==> flow/design.v <==
`timescale 1ns / 10ps
module lfsr_lookahead # (
	parameter LENGTH = 16,
	parameter N = 1,
	parameter [LENGTH-1:0] TAPS = 16'b1011010000000000,
	parameter [LENGTH-1:0] SEED = 16'hcafe
) (
	input clk, rst,
	output[N-1:0] out
);
	reg[LENGTH-1:0] s_reg;
	initial s_reg = SEED;
	reg[N-1:0] next;
	wire [LENGTH + N-1:0] long_taps = {TAPS, {N{1'b0}}}; 
	integer j;
	always @(*) begin
        for(j = 0; j < N; j = j+1) begin
            next[N-j-1] = ~^({s_reg, next} & (long_taps>>j));
        end	   
	end
	always @(posedge clk) begin
		if (rst)
			s_reg <= SEED;
		else begin
			s_reg[N +: LENGTH - N] <= s_reg[0 +: LENGTH-N];
			s_reg[0 +: N] <= next;
		end
	end
	assign out = s_reg[LENGTH-1 -: N];
endmodule
; ---- Reports on lfsr_lookahead
; The steps from the RTL of lfsr_lookahead to its reports follow in flow order.
; Line numbers count from 1 in the design file above.
; Operators: Yosys type, input widths -> output width; for muxes data width and select width s.
; Library cell names are shortened.
; A cell with n/a has no value.
[inputs]
design = lfsr_lookahead
clk_port = clk
library = sky130hd
pvt_corner = tt_025C_1v80

; ---- Word level
; Yosys after proc, flatten, opt, wreduce and memory -nomap, before mapping. Enables and synchronous resets that opt folds into registers are not counted as muxes. Memory bits, and registers merged into a memory's read port (data or address), are not among the register bits. Print and check cells are not counted. Equal cells are merged and count once.
[bits]
reg_bits = 16
inputBits = 2
word_cells = 3
[op_classes]
reduce_and_logical = 1
[ops]
columns = op, count
row1 = $reduce_xnor 17->1, 1

; ---- Depth
; Yosys ltp: most cells in a row. Word level: on the elaborated netlist, between registers, memories and ports. Mapped: between sequential cells and ports; inverters and the memories' decode and read muxes count.
[logic_depth]
depth_word = 1
ABC_AREA = 0
mapped_depth = 3
mapped_depth_nobuf = 3

; ---- Netlist
; Yosys stat after the flow's synthesis: flattened, memories mapped to cells. It holds for the ABC_AREA given above (unset counts as 0); a run with the other value may have another netlist.
; Totals and module areas in this step are rounded.
[mapped]
stdcells = 36
yosys_area_um2 = 449
seq_area_um2 = 320
ff_cells = 16
buffers = 1
[types]
columns = type, count, area_total_um2
row1 = dfxtp_1, 16, 320.307
row2 = or2_1, 9, 56.304
row3 = nor2b_1, 4, 25.024
row4 = xnor2_1, 2, 17.517
row5 = or2_2, 2, 12.512
row6 = xor2_1, 1, 8.758
row7 = buf_2, 1, 5.005
row8 = nor2_1, 1, 3.754

; ---- Worst setup path after synthesis
; Path of least setup slack by OpenSTA after synthesis, without wires, with an ideal clock, recovery checks aside; 20% of the period is set as input and as output delay. Where synthesis merged equal registers, the netlist keeps one of their names.
[synth_path]
kind = register to register
from = reg s_reg[15]
to = reg s_reg[0]
clock_period_ns = 1.18
arrival_time_ns = 0.681
required_ns = 1.065
slack_ns = 0.385
path_delay_ns = 0.796
driving_pins = 4
n_path_buf = 0
synth_period_reached_ns = 0.795
; "path_delay_ns" = arrival - input delay + setup time.
; "driving_pins" counts driving pins, that of a launching flip-flop among them; a cell with two outputs on the path counts twice.
; "synth_period_reached_ns" = period - worst setup slack (recovery checks aside). The figure is calculated, with input and output delays left at 20% of the set period.
; The rows between start and end are the longest chain of elaborated cells between them; the timing report does not say that the signal goes this way. Where chains are equally long, one stands for them.
; Each line given opens the expression or statement behind the cell; cells for indexed reads and writes are added by Yosys, which also makes memories of some case tables.
[synth_via]
path_cell_list = dfxtp_1 -> xnor2_1 -> xnor2_1 -> nor2_1
elab_chain_len = 1
[synth_lines]
columns = item, line_no
row1 = from (decl), 11  ; reg[LENGTH-1:0] s_reg;
row2 = from (assign), 23  ; s_reg <= SEED;
row3 = from (assign), 25  ; s_reg[N +: LENGTH - N] <= s_reg[0 +: LENGTH-N];
row4 = $reduce_xnor 17->1, 18  ; next[N-j-1] = ~^({s_reg, next} & (long_taps>>j));
row5 = to (assign), 23
row6 = to (assign), 26  ; s_reg[0 +: N] <= next;
row7 = to (decl), 11

; ---- Timing after layout
; Path of least setup slack in the final report of job 1 (OpenROAD, finished layout, wires in). Where an end is a register, its clock arrival counts in the times.
[layout_path]
kind = register to output
from = reg s_reg[15]
to = out out[0]
clock_period_ns = 1.01
arrival_time_ns = 0.72
required_ns = 0.81
slack_ns = 0.09
driving_pins = 2
n_path_buf = 1
[layout_via]
path_cell_list = dfxtp_2 -> buf_2
elab_chain_len = 0
[layout_lines]
columns = item, line_no
row1 = from (decl), 11  ; reg[LENGTH-1:0] s_reg;
row2 = from (assign), 23  ; s_reg <= SEED;
row3 = from (assign), 25  ; s_reg[N +: LENGTH - N] <= s_reg[0 +: LENGTH-N];
row4 = to (decl), 9  ; output[N-1:0] out

; Record of 2 stored runs of the RTL-to-layout flow on lfsr_lookahead, platform sky130hd. The runs are unordered. Constraints: input delay and output delay 20% of the set period each, output load 0.01 pF.
; By "worstPathTime_ns" is meant the share of the clock period that the worst setup path is allowed (20% is reserved at inputs, 20% at outputs), minus its slack. Clock arrival times at its registers enter into it.
; "final_power_uw": no workload was simulated; the value follows from the tool's default switching activity.
; Measured values are rounded.

[job 1: settings]
period_ns = 1.01
CORE_UTILIZATION = 37
CAP_MARGIN = 20
CORE_MARGIN = 2
SLEW_MARGIN = 20
[job 1: results]
final_hold_ws_ns = 0.319
cell_area_final_um2 = 532
setupTns_ns = 0.000
final_power_uw = 1130
ws_setup_ns = 0.087
design_die_area_um2 = 1510
synthesis_area_um2 = 449
worstPathTime_ns = 0.72
timing.worst_path_kind = register to output

[job 2: settings]
period_ns = 0.762
CORE_UTILIZATION = 38
PLACE_DENSITY_LB_ADDON = 0.08
ABC_AREA = 1
GPL_TIMING_DRIVEN = 1
CTS_CLUSTER_SIZE = 62
SLEW_MARGIN = 5
MIN_ROUTING_LAYER = met2
CAP_MARGIN = 20
CORE_MARGIN = 2
[job 2: results]
final_hold_ws_ns = 0.408
cell_area_final_um2 = 567
setupTns_ns = -0.216
final_power_uw = 1520
ws_setup_ns = -0.110
design_die_area_um2 = 1560
synthesis_area_um2 = 478
worstPathTime_ns = 0.72
timing.worst_path_kind = register to output
