==> flow/design.v <==
`timescale 1ns / 10ps
module adder_tree # (
  	parameter PRECISION_BITS = 32,
  	parameter NUM_NODES = 4,
  	parameter RBM_CLOCK_FREQ = 50_000_000
)(
  	input clk,       
  	input [PRECISION_BITS*NUM_NODES - 1:0] addends ,  
  	output reg [PRECISION_BITS - 1:0] result  
);
    integer i;
    reg [PRECISION_BITS - 1:0] temp_data;
    always @* begin
         temp_data = 0;
        for (i = 0; i < NUM_NODES; i = i + 1) 
            temp_data = temp_data + addends[i*PRECISION_BITS +: PRECISION_BITS];
        result = temp_data;
    end
endmodule
`timescale 1ns / 10ps
module vecmul # (
  parameter PRECISION_BITS = 32,
  parameter NUM_NODES = 4,
  parameter RBM_CLOCK_FREQ = 50_000_000,
  parameter OVERFLOW_BITS = 8
) (
  input clk,       
  input[NUM_NODES - 1:0] nodes,    
  input [PRECISION_BITS*NUM_NODES - 1:0] weights,  
  output reg [(PRECISION_BITS + OVERFLOW_BITS) - 1:0] product  
);
  localparam PAD_BITS = PRECISION_BITS + OVERFLOW_BITS;
  localparam MAX_POS = {1'b0, {(PRECISION_BITS-1){1'b1}}};
  localparam MAX_NEG = {1'b1, {(PRECISION_BITS-2){1'b0}}, 1'b1};
  wire [PAD_BITS*NUM_NODES - 1:0] masked_weights;
  genvar i;
  generate
    for (i = 0; i < NUM_NODES; i = i + 1) begin
          wire [PRECISION_BITS - 1:0] weight = weights[PRECISION_BITS*i +: PRECISION_BITS];
          wire [PAD_BITS - 1:0] pad_weight = $signed(weight);
          assign masked_weights[PAD_BITS*(i + 1) - 1: PAD_BITS*i] = (nodes[i]) ? pad_weight : {PAD_BITS{1'b0}};   
    end
  endgenerate
  wire [PAD_BITS - 1:0] pad_out;
  adder_tree  #(
    .PRECISION_BITS(PAD_BITS),
    .NUM_NODES(NUM_NODES),
    .RBM_CLOCK_FREQ(RBM_CLOCK_FREQ)
  ) tree (
    .clk(clk),
    .addends(masked_weights),
    .result(pad_out)
  );
  reg [PAD_BITS - 1:0] pad_reg;
  always @(posedge clk) begin
    pad_reg <= pad_out;
  end
  always @* begin
    product = pad_reg;
  end
endmodule
; Reports on vecmul
; What the tools print for vecmul, step after step.
; Line numbers count from 1 in the design file above.
; Not given: --
[setup]
top = vecmul
clock = clk
cell_library = sky130hd
lib_corner = tt_025C_1v80

; Elaborated design
; Source: Yosys, flattened and elaborated, memories not mapped. Widths are those after wreduce; folded enables and synchronous resets count as part of the registers. Registers that Yosys merges into a memory's read port (data or address) are not register bits. Print and check cells do not count. Equal cells are merged and count once.
[op_classes]
n_mux = 4
addsub = 3
[op_table]
columns = operator, n
row1 = two-way mux 40 bit, 4
row2 = adder 40 bit, 3
[word_totals]
reg_bits = 40
inputBits = 133
elab_cells = 8
output_inout_bits = 40

; Longest topological paths
; Longest topological path by Yosys (ltp), each cell counted once; first at word level (registers and memories cut), then after technology mapping (sequential cells cut; the memories' decode and read muxes count).
[depth]
depth_word = 4
ABC_AREA = 1
depth_mapped = 20

; Netlist
; Yosys stat after the flow's synthesis: flattened, memories mapped to cells. It holds for the ABC_AREA given above (unset counts as 0); a run with the other value may have another netlist.
[types]
columns = type, n, type_area_um2
row1 = sky130_fd_sc_hd__fa_1, 65, 1.3E+03
row2 = sky130_fd_sc_hd__nand2_1, 309, 1.16E+03
row3 = sky130_fd_sc_hd__inv_1, 296, 1.11E+03
row4 = sky130_fd_sc_hd__dfxtp_1, 40, 800.768
row5 = sky130_fd_sc_hd__ha_1, 34, 425.408
row6 = sky130_fd_sc_hd__a21oi_1, 37, 185.178
row7 = sky130_fd_sc_hd__nor2_1, 44, 165.158
row8 = sky130_fd_sc_hd__xor2_1, 16, 140.134
row9 = sky130_fd_sc_hd__nand3_1, 24, 120.115
row10 = sky130_fd_sc_hd__o21ai_0, 20, 100.096
row11 = sky130_fd_sc_hd__nand2_2, 8, 50.048
row12 = sky130_fd_sc_hd__clkbuf_1, 12, 45.043
row13 = sky130_fd_sc_hd__nand3_2, 4, 40.038
row14 = sky130_fd_sc_hd__nor3_1, 4, 20.019
row15 = sky130_fd_sc_hd__a21oi_2, 2, 17.517
row16 = sky130_fd_sc_hd__and2_1, 2, 12.512
row17 = sky130_fd_sc_hd__nand2_4, 1, 11.261
row18 = sky130_fd_sc_hd__nor2_4, 1, 11.261
; Not listed: further types 6, cells in them 6.
[mapped]
cells = 925
sequential_area_um2 = 800.8
buf_cells = 12
ff_cells = 40
area_um2 = 5761.8

; Path before layout
; Path of least setup slack by OpenSTA after synthesis, without wires, with an ideal clock, recovery checks aside; 20% of the period is set as input and as output delay. Where synthesis merged equal registers, the netlist keeps one of their names.
[synth_path]
path_type = in2reg
startpoint = input port nodes[0]
endpoint = register pad_reg[29]
input_delay_ps = 798
path_slack_ps = 363
period_ps = 3990
setup_time_ps = 112
delay_ps = 2829
arrival_time_ps = 3515
stages = 18
required_ps = 3878
launch_ps = 798
period_less_setup_slack_ps = 3627
; "delay_ps" is the arrival time less input delay plus setup time.
; "stages" counts driving pins, that of a launching flip-flop among them; a cell with two outputs on the path counts twice.
; "period_less_setup_slack_ps" = period - worst setup slack (recovery checks aside). The figure is calculated, with input and output delays left at 20% of the set period.
; The rows between start and end are the longest chain of elaborated cells between them; the timing report does not say that the signal goes this way. Where chains are equally long, one stands for them.
; Each line given opens the expression or statement behind the cell; cells for indexed reads and writes are added by Yosys, which also makes memories of some case tables.
[synth_between]
path_cell_list = sky130_fd_sc_hd__clkbuf_1 -> sky130_fd_sc_hd__nand2_1 -> sky130_fd_sc_hd__inv_1 -> sky130_fd_sc_hd__fa_1 -> sky130_fd_sc_hd__fa_1 -> sky130_fd_sc_hd__ha_1 -> sky130_fd_sc_hd__inv_1 -> sky130_fd_sc_hd__fa_1 -> sky130_fd_sc_hd__inv_1 -> sky130_fd_sc_hd__nand3_1 -> sky130_fd_sc_hd__nand3_1 -> sky130_fd_sc_hd__nand2_1 -> sky130_fd_sc_hd__nand2_1 -> sky130_fd_sc_hd__nand2_1 -> sky130_fd_sc_hd__nand2_1 -> sky130_fd_sc_hd__nand2_1 -> sky130_fd_sc_hd__nand3_1 -> sky130_fd_sc_hd__nand2_1
elab_chain_cells = 4
cells_between = 4
cone_lines = 2
classes_between = add/sub (3); mux (1)
[synth_rtl]
columns = item, line
row1 = "start, declared", 28  ; input[NUM_NODES - 1:0] nodes,
row2 = two-way mux 40 bit, 41  ; assign masked_weights[PAD_BITS*(i + 1) - 1: PAD_BITS*i] = (nodes[i]) ? pad_weight : {PAD_BITS{1'b0}};
row3 = adder 40 bit x3, 16  ; temp_data = temp_data + addends[i*PRECISION_BITS +: PRECISION_BITS];
row4 = "end, assigned", 56  ; pad_reg <= pad_out;
row5 = "end, declared", 54  ; reg [PAD_BITS - 1:0] pad_reg;

; Path in the finished layout
; From the final timing report of flow run 1: the path of least setup slack in the routed layout; clock arrival at registers is part of the times.
; The path's times are printed in steps of 10 ps; the period is the one set.
[layout_path]
path_type = in2reg
startpoint = input port nodes[0]
endpoint = register pad_reg[29]
launch_ps = 1440
arrival_time_ps = 5720
stages = 19
period_ps = 7220
setup_time_ps = 130
required_ps = 7390
path_slack_ps = 1670
input_delay_ps = 1440
; The rows between start and end are the longest chain of elaborated cells between them; the timing report does not say that the signal goes this way. Where chains are equally long, one stands for them.
[layout_between]
path_cell_list = sky130_fd_sc_hd__clkdlybuf4s50_1 -> sky130_fd_sc_hd__clkbuf_1 -> sky130_fd_sc_hd__nand2_1 -> sky130_fd_sc_hd__inv_1 -> sky130_fd_sc_hd__fa_1 -> sky130_fd_sc_hd__fa_1 -> sky130_fd_sc_hd__ha_1 -> sky130_fd_sc_hd__inv_1 -> sky130_fd_sc_hd__fa_1 -> sky130_fd_sc_hd__inv_1 -> sky130_fd_sc_hd__nand3_1 -> sky130_fd_sc_hd__nand3_1 -> sky130_fd_sc_hd__nand2_1 -> sky130_fd_sc_hd__nand2_1 -> sky130_fd_sc_hd__nand2_1 -> sky130_fd_sc_hd__nand2_1 -> sky130_fd_sc_hd__nand2_1 -> sky130_fd_sc_hd__nand3_1 -> sky130_fd_sc_hd__nand2_1
elab_chain_cells = 4
cells_between = 4
cone_lines = 2
classes_between = add/sub (3); mux (1)
[layout_rtl]
columns = item, line
row1 = "start, declared", 28  ; input[NUM_NODES - 1:0] nodes,
row2 = two-way mux 40 bit, 41  ; assign masked_weights[PAD_BITS*(i + 1) - 1: PAD_BITS*i] = (nodes[i]) ? pad_weight : {PAD_BITS{1'b0}};
row3 = adder 40 bit x3, 16  ; temp_data = temp_data + addends[i*PRECISION_BITS +: PRECISION_BITS];
row4 = "end, assigned", 56  ; pad_reg <= pad_out;
row5 = "end, declared", 54  ; reg [PAD_BITS - 1:0] pad_reg;

# Flow runs of vecmul

Measured data: module vecmul, platform sky130hd, 2 stored runs of the flow under differing settings, order arbitrary. Input and output delays are each 20% of the period that was set; the output load is 0.01 pF.
"achieved_clock_period_ps": clock period set for the run, less the worst setup slack. It is reckoned from that one timing run; input and output delays stay at 20% of the period that was set.
"final_power_uw" is the tool's figure for a default switching activity; nothing was simulated.

# flow run 1
==> flow/run.sh <==
#!/bin/bash
# the make line also repeats the synthesis and layout settings of config.mk as NAME=value (left out here)
make -C /OpenROAD-flow-scripts/flow DESIGN_CONFIG=/design/flow/config.mk WORK_HOME=/design/flow/orfs CLKGATE_MAP_FILE= finish
==> flow/config.mk <==
export PLATFORM = sky130hd
export DESIGN_NAME = vecmul
export DESIGN_NICKNAME = vecmul
export VERILOG_FILES = /design/flow/design.v
export SDC_FILE = /design/flow/constraint.sdc
export NUM_CORES = 4
export LEC_CHECK = 0
export ABC_AREA = 1
export CAP_MARGIN = 40
export CELL_PAD_IN_SITES_GLOBAL_PLACEMENT = 3
export CORE_ASPECT_RATIO = 1.93
export CORE_MARGIN = 2
export CORE_UTILIZATION = 16
export GPL_ROUTABILITY_DRIVEN = 1
export GPL_TIMING_DRIVEN = 0
export PLACE_DENSITY_LB_ADDON = 0.3
export SETUP_SLACK_MARGIN = 0.71
export SLEW_MARGIN = 20
export TNS_END_PERCENT = 100
==> flow/constraint.sdc <==
create_clock -name core_clock -period 7.22 [get_ports {clk}]
set_input_delay 1.4440 -clock core_clock [delete_from_list [all_inputs] [get_ports {clk}]]
set_output_delay 1.4440 -clock core_clock [all_outputs]
set_load 0.01 [all_outputs]

==> flow run 1: results <==
finish.stdcell_area_um2=8216.6
yosys_chip_area_um2=5761.8
achieved_clock_period_ps=5549
fin_ws_ps=1671
final_die_area_um2=37627.4
final_power_uw=1786
finalUtil_frac=0.231
timing.hold.ws_ps=1849
tns_setup_ps=0

# flow run 2
==> flow/run.sh <==
#!/bin/bash
# the make line also repeats the synthesis and layout settings of config.mk as NAME=value (left out here)
make -C /OpenROAD-flow-scripts/flow DESIGN_CONFIG=/design/flow/config.mk WORK_HOME=/design/flow/orfs CLKGATE_MAP_FILE= finish
==> flow/config.mk <==
export PLATFORM = sky130hd
export DESIGN_NAME = vecmul
export DESIGN_NICKNAME = vecmul
export VERILOG_FILES = /design/flow/design.v
export SDC_FILE = /design/flow/constraint.sdc
export NUM_CORES = 4
export LEC_CHECK = 0
export ABC_AREA = 0
export CAP_MARGIN = 20
export CORE_MARGIN = 5
export CORE_UTILIZATION = 25
export CTS_CLUSTER_SIZE = 47
export HOLD_SLACK_MARGIN = 0.09
export MIN_ROUTING_LAYER = met1
export PLACE_DENSITY_LB_ADDON = 0.14
export SETUP_SLACK_MARGIN = -0.66
export SLEW_MARGIN = 40
export TNS_END_PERCENT = 55
==> flow/constraint.sdc <==
create_clock -name core_clock -period 6.67 [get_ports {clk}]
set_input_delay 1.3340 -clock core_clock [delete_from_list [all_inputs] [get_ports {clk}]]
set_output_delay 1.3340 -clock core_clock [all_outputs]
set_load 0.01 [all_outputs]

==> flow run 2: results <==
finish.stdcell_area_um2=7364.6
yosys_chip_area_um2=5161.2
achieved_clock_period_ps=5556
fin_ws_ps=1114
final_die_area_um2=23617.5
final_power_uw=1825
finalUtil_frac=0.363
timing.hold.ws_ps=1749
tns_setup_ps=0
